==> flow/design.v <==
module top (
    input clk,
    input rst,
    output reg [15:0] led
);
  reg [31:0] count;
  always @(posedge clk) begin
    if (rst) begin
      led   <= 1;
      count <= 0;
    end else begin
      if (count == 0) led <= {led[14:0], led[15]};
      count <= (count >= 5000000 ? 32'b0 : count + 1);
    end
  end
endmodule
# From RTL to reports: top
# What the tools print for top, step after step.
# Lines are those of the file above, counted from 1.
# Library cell names are shortened.
# A cell with n/a has no value.
[inputs]
design = "top"
clk_port = "clk"
lib = "sky130hd"
pvt_corner = "tt_025C_1v80"

# Elaborated design
# Counts by Yosys on the flattened word-level netlist (proc, flatten, opt, wreduce; memories kept). Register bits leave out memories and registers merged into their read ports (data or address); mux counts leave out enables and synchronous resets folded into registers. Print and check cells are left out. Cells with the same type and inputs are merged into one.
[bits]
regBits = 48
wordCells = 6
[op_classes]
addsub = 1
compare = 1
reduce_logical = 2
[ops]
columns = ["cell", "n"]
rows = [
  ["adder 32 x 1 -> 32 bit with constant B", 1],
  [">= comparator 32 x 23 -> 1 bit with constant B", 1],
  ["logical NOT 32 bit", 1],
  ["OR reduction 2 bit", 1],
]

# Logic depth
# Longest topological path by Yosys (ltp), each cell counted once; first at word level (registers and memories cut), then after technology mapping (sequential cells cut; the memories' decode and read muxes count).
[depth]
word_depth = 2
abc_area = 0
mapped_depth = 7
depth_no_buf = 6

# Mapped cells and area
# Source: synth_stat.txt of the flow (Yosys; design flattened, memories mapped). It holds for the ABC_AREA given above (unset counts as 0); a run with the other value may have another netlist.
# The area totals of this step are shown rounded.
[by_type]
columns = ["cell_type", "n", "area_total_um2"]
rows = [
  ["dfxtp_1", 48, 960.922],
  ["mux2i_1", 16, 160.154],
  ["nor3_1", 22, 110.106],
  ["nand2b_1", 16, 100.096],
  ["xnor2_1", 10, 87.584],
  ["a211oi_1", 7, 52.55],
  ["nor4_1", 6, 37.536],
  ["nand3_1", 7, 35.034],
  ["nand4_1", 5, 31.28],
  ["or3_1", 5, 31.28],
  ["nand2_1", 8, 30.029],
  ["or4_1", 4, 30.029],
  ["clkbuf_1", 7, 26.275],
  ["xor2_1", 3, 26.275],
  ["ha_1", 2, 25.024],
  ["o21ai_0", 5, 25.024],
  ["nor2_1", 6, 22.522],
  ["o31ai_1", 3, 22.522],
]
# Other cell types: 16; their cells: 24.
[mapped]
mapped_cells = 204
synth_area_um2 = 1980
sequential_area_um2 = 961
ff_cells = 48

# Path before layout
# Source: OpenSTA report_checks on the synthesized netlist (no wires, ideal clock, input and output delay 20% of the period each), path of least setup slack; recovery checks are left aside. Register names are those of the netlist, which keeps one name where synthesis merged equal registers.
[synth_timing]
path_type = "reg-to-reg"
start = "reg count[3]"
end = "reg count[19]"
period_ps = 1870
setup_time_ps = 86
t_first_pin_ps = 0
t_arrival_ps = 1911
required_time_ps = 1784
path_slack_ps = -127
path_delay_ps = 1997
driving_pins = 6
path_buffers = 1
period_less_setup_slack_ps = 1997
# "path_delay_ps" is the arrival time less input delay plus setup time.
# "driving_pins": output pins that drive a net of the path, with the launching flip-flop's if there is one; two outputs of one cell count as two.
# "period_less_setup_slack_ps" = period - worst setup slack (recovery checks aside). The figure is calculated, with input and output delays left at 20% of the set period.
# Between the ends stands the longest chain of elaborated cells between them, by number of cells; it is not shown to be the way that was timed. Of several equally long chains one is given.
# Each line given opens the expression or statement behind the cell; cells for indexed reads and writes are added by Yosys, which also makes memories of some case tables.
[synth_via]
cell_sequence = "dfxtp_1 > nand4_4 > or4_1 > buf_2 > or4_1 > a211oi_1"
elab_chain_len = 2
[synth_lines]
columns = ["item", "line_no", "text"]
rows = [
  ["start: declaration", 6, "reg [31:0] count;"],
  ["start: assignment", 10, "count <= 0;"],
  ["start: assignment", 13, "count <= (count >= 5000000 ? 32'b0 : count + 1);"],
  [">= comparator 32 x 23 -> 1 bit", 13, ""],
  ["OR reduction 2 bit", "n/a", ""],
  ["end: assignment", 10, ""],
  ["end: assignment", 13, ""],
  ["end: declaration", 6, ""],
]

# Path in the finished layout
# Path of least setup slack in the final report of entry A (OpenROAD, finished layout, wires in). Where an end is a register, its clock arrival counts in the times.
# The report prints the path's times to 10 ps; the period is as set.
[layout_timing]
path_type = "reg-to-reg"
start = "reg count[3]"
end = "reg count[19]"
period_ps = 2350
setup_time_ps = 80
t_first_pin_ps = 290
t_arrival_ps = 2400
required_time_ps = 2560
path_slack_ps = 160
driving_pins = 5
path_buffers = 0
# Between the ends stands the longest chain of elaborated cells between them, by number of cells; it is not shown to be the way that was timed. Of several equally long chains one is given.
[layout_via]
cell_sequence = "dfxtp_1 > nand4_4 > or4_1 > or4_1 > a211oi_1"
elab_chain_len = 2
[layout_lines]
columns = ["item", "line_no", "text"]
rows = [
  ["start: declaration", 6, "reg [31:0] count;"],
  ["start: assignment", 10, "count <= 0;"],
  ["start: assignment", 13, "count <= (count >= 5000000 ? 32'b0 : count + 1);"],
  [">= comparator 32 x 23 -> 1 bit", 13, ""],
  ["OR reduction 2 bit", "n/a", ""],
  ["end: assignment", 10, ""],
  ["end: assignment", 13, ""],
  ["end: declaration", 6, ""],
]

# top through Yosys and OpenROAD on sky130hd: 2 stored runs, unordered, with their settings and measured results. The constraints put input and output delay at 20% of the set period each and load the outputs with 0.01 pF.
# By "clock_period_reached_ps" is meant the clock period of the run minus its worst setup slack. This is arithmetic on one report: input and output delays are still those of the set period (20% each).
# "critical_path_time_ps": the worst setup path's part of the clock period (all of it between registers, 20% less for each end at a port) less its slack. A launch clock that arrives late makes it longer, a capture clock that arrives late makes it shorter.
# By "power_total_mw" is meant OpenSTA's value without simulated activity: inputs other than the clock are taken to toggle once in ten clock periods, and the tool carries that through the logic.
# "critical_path_time_ps" is given in steps of 10 ps.
# Values from the reports are rounded here.

[[run]]
name = "entry A"
[run.settings]
period_ns = 2.35
CORE_UTILIZATION = 44
PLACE_DENSITY_LB_ADDON = 0.11
HOLD_SLACK_MARGIN = 0.28
TNS_END_PERCENT = 65
GPL_TIMING_DRIVEN = 1
GPL_ROUTABILITY_DRIVEN = 1
CTS_CLUSTER_DIAMETER = 238
CAP_MARGIN = 20
CORE_MARGIN = 2
SLEW_MARGIN = 20
[run.results]
clock_period_reached_ps = 2191
hold_worst_slack_ps = 497
final_setup_tns_ps = 0
final_die_area_um2 = 5050
utilization_pct = 54.2
post_synth_area_um2 = 1980
critical_path_time_ps = 2190
path_kind = "reg-to-reg"
setup_worst_slack_ps = 159
stdcell_area_um2 = 2360
power_total_mw = 1.45

[[run]]
name = "entry B"
[run.settings]
period_ns = 3.97
CORE_UTILIZATION = 72
SETUP_SLACK_MARGIN = 0.41
PLACE_DENSITY_LB_ADDON = 0.23
TNS_END_PERCENT = 45
GPL_TIMING_DRIVEN = 1
CTS_CLUSTER_DIAMETER = 330
CAP_MARGIN = 5
CORE_MARGIN = 2
SLEW_MARGIN = 20
[run.results]
final_setup_tns_ps = 0
final_die_area_um2 = 3190
power_total_mw = 0.708
utilization_pct = 83.1
post_synth_area_um2 = 1980
stdcell_area_um2 = 2230
critical_path_time_ps = 1530
path_kind = "input-to-reg"
hold_worst_slack_ps = 507
clock_period_reached_ps = 2327
setup_worst_slack_ps = 1640
